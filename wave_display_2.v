==> flow/design.v <==
module dff #(parameter WIDTH = 1) (
    input clk,
    input [WIDTH-1:0] d,
    output reg [WIDTH-1:0] q
);
    always @(posedge clk) 
        q <= d;
endmodule
module dffr #(parameter WIDTH = 1) (
    input clk,
    input r,
    input [WIDTH-1:0] d,
    output reg [WIDTH-1:0] q
);
    always @ (posedge clk) 
        if (r) 
            q <= {WIDTH{1'b0}};
        else
            q <= d;
endmodule
module dffre #(parameter WIDTH = 1) (
    input clk,
    input r,
    input en,
    input [WIDTH-1:0] d,
    output reg [WIDTH-1:0] q
);
    always @(posedge clk)
        if (r)
            q <= {WIDTH{1'b0}};
        else if (en)
            q <= d;
        else
            q <= q;
endmodule
module wave_display_2(
	input clk,
	input reset,
	input [10:0] x,
	input [9:0] y,
	input valid,
	output [8:0] read_address,
	input [7:0] read_value,
	input read_index,
	output valid_pixel,
	output [7:0] r,
	output [7:0] g,
	output [7:0] b
);
     wire [8:0] curr_read_addr, next_read_addr;
     wire [7:0] curr_value, next_value;
     reg [7:0] next_value_reg;
     reg [8:0] next_read_addr_reg;
     reg valid_pixel_reg;
     wire [8:0] y_translate;
     wire [23:0] rgb;
     dff #(8) read_value_ff(.clk(clk), .d(next_value), .q(curr_value));
     dff #(9) read_address_ff(.clk(clk),.d(next_read_addr), .q(curr_read_addr));
     always @(*) begin
          if (x [9:8] == 2'b01) begin
               next_read_addr_reg = {read_index, 1'b0, x [7:1]};
          end
          else if (x [9:8] == 2'b10) begin
               next_read_addr_reg = {read_index, 1'b1, x [7:1]};
          end
          else begin
               next_read_addr_reg = 9'b0;
          end
     end
     always @(*) begin
          if((x [9:8] == 2'b01 || x [9:8] == 2'b10) && y[9] == 0 && valid) begin
               valid_pixel_reg = 1;
          end
          else begin
               valid_pixel_reg = 1'b0;
          end
     end
     always @(*) begin
          if(next_read_addr_reg == curr_read_addr) begin
               next_value_reg = curr_value;
          end
          else begin
               next_value_reg = read_value;
          end
     end
     assign y_translate = {1'b0, y [8:1]};     
     assign next_value = reset ? 0 : next_value_reg;
     assign next_read_addr = reset ? 0 : next_read_addr_reg;
     assign valid_pixel = reset ? 0 : valid_pixel_reg;
     assign rgb = reset ? 24'h0 : ( (y_translate <= next_value && y_translate >= curr_value) || ( y_translate >= next_value && y_translate <= curr_value) ? 24'hFFFFFF : 24'h0);
	assign read_address = next_read_addr;
     assign r = rgb[23:16];
     assign g = rgb[15:8];
     assign b = rgb[7:0];
endmodule
Tool chain data of wave_display_2
What the tools print for wave_display_2, step after step.
Line numbers count from 1 in the design file above.
Operators: Yosys type, input widths -> output width; for muxes data width and select width s.
Library cell names are shortened.
Not given: --
Set-up
  top: wave_display_2
  clock port: clk
  standard-cell library: sky130hd
  library corner: tt_025C_1v80

Word level
Yosys after proc, flatten, opt, wreduce and memory -nomap, before mapping. Enables and synchronous resets that opt folds into registers are not counted as muxes. Memory bits, and registers merged into a memory's read port (data or address), are not among the register bits. Print and check cells are not counted. Equal cells are merged and count once.
Bit counts
  register bits after elaboration: 17
  input bits: 33
  word-level cells: 25
Operators by class
  magnitude comparators: 4
  eq/ne operators: 3
  muxes and demuxes: 9
  bitwise operators: 1
  reductions and logical operators: 6
Operators with widths (count)
  $mux 24: 2
  $mux 9: 3
  $ge 8x8->1: 2
  $le 8x8->1: 2
  $mux 8: 2
  $eq 9x9->1: 1
  $logic_and 1x1->1: 4
  $logic_or 1x1->1: 2
  $eq 2x1->1 const B: 1
  $eq 2x2->1 const B: 1
  $mux 1: 2
  $not 1->1: 1

Longest topological paths
Yosys ltp: most cells in a row. Word level: on the elaborated netlist, between registers, memories and ports. Mapped: between sequential cells and ports; inverters and the memories' decode and read muxes count.
Depth
  depth after elaboration: 11
  ABC_AREA: 0
  mapped depth: 16

Netlist
Yosys stat after the flow's synthesis: flattened, memories mapped to cells. It holds for the ABC_AREA given above (unset counts as 0); a run with the other value may have another netlist.
Synthesis totals
  standard cells after synthesis: 168
  chip area (Yosys): 1481.4 µm²
  sequential area: 340.3 µm²
  mapped flip-flops: 17
  buffers: 27
Cell types
  dfxtp_1: count 17, area in all 340.326 µm²
  ha_1: count 19, area in all 237.728 µm²
  buf_4: count 23, area in all 172.666 µm²
  mux2i_1: count 8, area in all 80.077 µm²
  nor2_1: count 19, area in all 71.318 µm²
  mux2_2: count 5, area in all 56.304 µm²
  nor2b_1: count 9, area in all 56.304 µm²
  and2_1: count 7, area in all 43.792 µm²
  xnor2_1: count 5, area in all 43.792 µm²
  inv_1: count 10, area in all 37.536 µm²
  a21oi_1: count 7, area in all 35.034 µm²
  mux2_4: count 2, area in all 30.029 µm²
  o32ai_1: count 3, area in all 26.275 µm²
  a31oi_1: count 4, area in all 25.024 µm²
  buf_12: count 1, area in all 20.019 µm²
  nor4bb_1: count 2, area in all 20.019 µm²
  o21ai_0: count 4, area in all 20.019 µm²
  nand2b_1: count 3, area in all 18.768 µm²
Not listed: further types 16, cells in them 20.
By module: a second synthesis without flattening, with its own total; a netlist apart from the flattened one above.
Unflattened totals
  cells (unflattened synthesis): 168
  area total of the unflattened synthesis: 1481.4 µm²
Rows give one instance, submodules left out.
Modules
  wave_display_2: instances 1, cells 151, area 1141.1 µm², seq. area 0.0 µm²
  dff #(WIDTH=9): instances 1, cells 9, area 180.2 µm², seq. area 180.2 µm²
  dff #(WIDTH=8): instances 1, cells 8, area 160.2 µm², seq. area 160.2 µm²

Worst setup path after synthesis
Path of least setup slack by OpenSTA after synthesis, without wires, with an ideal clock, recovery checks aside; 20% of the period is set as input and as output delay. Where synthesis merged equal registers, the netlist keeps one of their names.
Timing after synthesis
  path type: in2out
  start point: input x[8]
  end point: output b[1]
  period: 10.7 ns
  external output delay: 2.140 ns
  arrival time: 5.811 ns
  data required time: 8.560 ns
  slack: 2.749 ns
  delay of the path: 3.671 ns
  stages on the path: 16
  path buffers: 3
  synthesis period reached: 7.951 ns
"delay of the path" is the arrival time less input delay plus setup time.
At an output port there is no setup time.
"stages on the path": output pins that drive a net of the path, with the launching flip-flop's if there is one; two outputs of one cell count as two.
"synthesis period reached" is the clock period less the worst setup slack; recovery checks do not enter. This is arithmetic on one report: input and output delays are still those of the set period (20% each).
The rows between start and end are the longest chain of elaborated cells between them; the timing report does not say that the signal goes this way. Where chains are equally long, one stands for them.
Each line given opens the expression or statement behind the cell; cells for indexed reads and writes are added by Yosys, which also makes memories of some case tables.
On the way, after synthesis
  path through: inv_1 ha_1 o21ai_0 o21ai_0 a211oi_1 and4_1 buf_6 buf_12 mux2i_1 ha_1 nor2b_1 o211ai_1 a21oi_1 a211o_1 a31oi_1 buf_4
  length of the longest elaborated chain: 11
  elaborated cells between the ends (all ways): 14
  classes of those cells: compare: 2; eq/ne: 3; mux: 6; reduce/logical: 3
Ends and longest elaborated chain, after synthesis
  start, declared: line 39  | input [10:0] x,
  $eq 2x2->1: line 63  | else if (x [9:8] == 2'b10) begin
  $mux 9: line 63
  $mux 9: line 60  | if (x [9:8] == 2'b01) begin
  $eq 9x9->1: line 79  | if(next_read_addr_reg == curr_read_addr) begin
  $mux 8: line 79
  $mux 8: line 87  | assign next_value = reset ? 0 : next_value_reg;
  $le 8x8->1: line 90  | assign rgb = reset ? 24'h0 : ( (y_translate <= next_value && y_translate >= curr_value) || ( y_translate >= ne ...
  $logic_and 1x1->1: line 90
  $logic_or 1x1->1: line 90
  $mux 24 x2: line 90
  end, declared: line 48  | output [7:0] b
Nets of the timed path that keep an RTL name, with a line that drives or declares them; the list need not be complete.
Named nets, after synthesis (line)
  b[0]: 90

Worst path after layout
From the final timing report of run A: the path of least setup slack in the routed layout; clock arrival at registers is part of the times.
Timing post-layout
  path type: in2out
  start point: input x[8]
  end point: output g[2]
  period: 4.48 ns
  external output delay: 0.90 ns
  arrival time: 4.15 ns
  data required time: 3.58 ns
  slack: -0.56 ns
  stages on the path: 20
  path buffers: 9
The rows between start and end are the longest chain of elaborated cells between them; the timing report does not say that the signal goes this way. Where chains are equally long, one stands for them.
On the way, post-layout
  path through: buf_6 buf_8 ha_4 nor2_4 nor2_1 o32ai_1 and4_1 buf_6 buf_4 mux2i_1 ha_1 a21oi_1 a21oi_2 a211o_1 a31oi_4 buf_6 buf_16 buf_8 buf_6 buf_6
  length of the longest elaborated chain: 11
  elaborated cells between the ends (all ways): 14
  classes of those cells: compare: 2; eq/ne: 3; mux: 6; reduce/logical: 3
Ends and longest elaborated chain, post-layout
  start, declared: line 39  | input [10:0] x,
  $eq 2x2->1: line 63  | else if (x [9:8] == 2'b10) begin
  $mux 9: line 63
  $mux 9: line 60  | if (x [9:8] == 2'b01) begin
  $eq 9x9->1: line 79  | if(next_read_addr_reg == curr_read_addr) begin
  $mux 8: line 79
  $mux 8: line 87  | assign next_value = reset ? 0 : next_value_reg;
  $le 8x8->1: line 90  | assign rgb = reset ? 24'h0 : ( (y_translate <= next_value && y_translate >= curr_value) || ( y_translate >= ne ...
  $logic_and 1x1->1: line 90
  $logic_or 1x1->1: line 90
  $mux 24 x2: line 90
  end, declared: line 47  | output [7:0] g,

Wiki page: wave_display_2 / flow data

wave_display_2 through Yosys and OpenROAD on sky130hd: 2 stored runs, unordered, with their settings and measured results. The constraints put input and output delay at 20% of the set period each and load the outputs with 0.01 pF.
"achieved clock period (ns)" = clock period - worst setup slack. The figure is calculated, with input and output delays left at 20% of the set period.
"worst setup path time (ns)": the worst setup path's part of the clock period (all of it between registers, 20% less for each end at a port) less its slack. A launch clock that arrives late makes it longer, a capture clock that arrives late makes it shorter.
By "finish__power__total" is meant OpenSTA's value without simulated activity: inputs other than the clock are taken to toggle once in ten clock periods, and the tool carries that through the logic.

Flow files of run A
==> flow/run.sh <==
#!/bin/bash
# the make line also repeats the synthesis and layout settings of config.mk as NAME=value (left out here)
make -C /OpenROAD-flow-scripts/flow DESIGN_CONFIG=/design/flow/config.mk WORK_HOME=/design/flow/orfs CLKGATE_MAP_FILE= finish
==> flow/config.mk <==
export PLATFORM = sky130hd
export DESIGN_NAME = wave_display_2
export DESIGN_NICKNAME = wave_display_2
export VERILOG_FILES = /design/flow/design.v
export SDC_FILE = /design/flow/constraint.sdc
export NUM_CORES = 4
export LEC_CHECK = 0
export ABC_AREA = 0
export CAP_MARGIN = 20
export CELL_PAD_IN_SITES_DETAIL_PLACEMENT = 0
export CORE_ASPECT_RATIO = 1.6
export CORE_MARGIN = 6
export CORE_UTILIZATION = 52
export CTS_CLUSTER_SIZE = 86
export GPL_TIMING_DRIVEN = 1
export PLACE_DENSITY_LB_ADDON = 0.21
export SETUP_SLACK_MARGIN = 0.83
export SLEW_MARGIN = 20
export TNS_END_PERCENT = 95
==> flow/constraint.sdc <==
create_clock -name core_clock -period 4.48 [get_ports {clk}]
set_input_delay 0.8960 -clock core_clock [delete_from_list [all_inputs] [get_ports {clk}]]
set_output_delay 0.8960 -clock core_clock [all_outputs]
set_load 0.01 [all_outputs]

report of run A
yosys chip area after synthesis (um^2): 1481.4
finish__design__die__area: 4309.3
finish__design__instance__area__stdcell: 2331.0
finish__design__instance__utilization: 0.8625
finish__timing__setup__ws: -0.563
finish__timing__setup__tns: -12.252
finish__timing__hold__ws: 0.544
finish__power__total: 5.662e-04
achieved clock period (ns): 5.043
worst setup path time (ns): 3.25
worst setup path kind: in2out

Flow files of run B
==> flow/run.sh <==
#!/bin/bash
# the make line also repeats the synthesis and layout settings of config.mk as NAME=value (left out here)
make -C /OpenROAD-flow-scripts/flow DESIGN_CONFIG=/design/flow/config.mk WORK_HOME=/design/flow/orfs CLKGATE_MAP_FILE= finish
==> flow/config.mk <==
export PLATFORM = sky130hd
export DESIGN_NAME = wave_display_2
export DESIGN_NICKNAME = wave_display_2
export VERILOG_FILES = /design/flow/design.v
export SDC_FILE = /design/flow/constraint.sdc
export NUM_CORES = 4
export LEC_CHECK = 0
export ABC_AREA = 0
export CAP_MARGIN = 20
export CELL_PAD_IN_SITES_DETAIL_PLACEMENT = 2
export CELL_PAD_IN_SITES_GLOBAL_PLACEMENT = 1
export CORE_ASPECT_RATIO = 0.53
export CORE_MARGIN = 8
export CORE_UTILIZATION = 37
export CTS_CLUSTER_DIAMETER = 143
export CTS_CLUSTER_SIZE = 71
export GPL_ROUTABILITY_DRIVEN = 0
export MIN_ROUTING_LAYER = met2
export SETUP_SLACK_MARGIN = 1.36
export SLEW_MARGIN = 20
export TNS_END_PERCENT = 35
==> flow/constraint.sdc <==
create_clock -name core_clock -period 5.36 [get_ports {clk}]
set_input_delay 1.0720 -clock core_clock [delete_from_list [all_inputs] [get_ports {clk}]]
set_output_delay 1.0720 -clock core_clock [all_outputs]
set_load 0.01 [all_outputs]

report of run B: did not finish, cts, DPL-0033
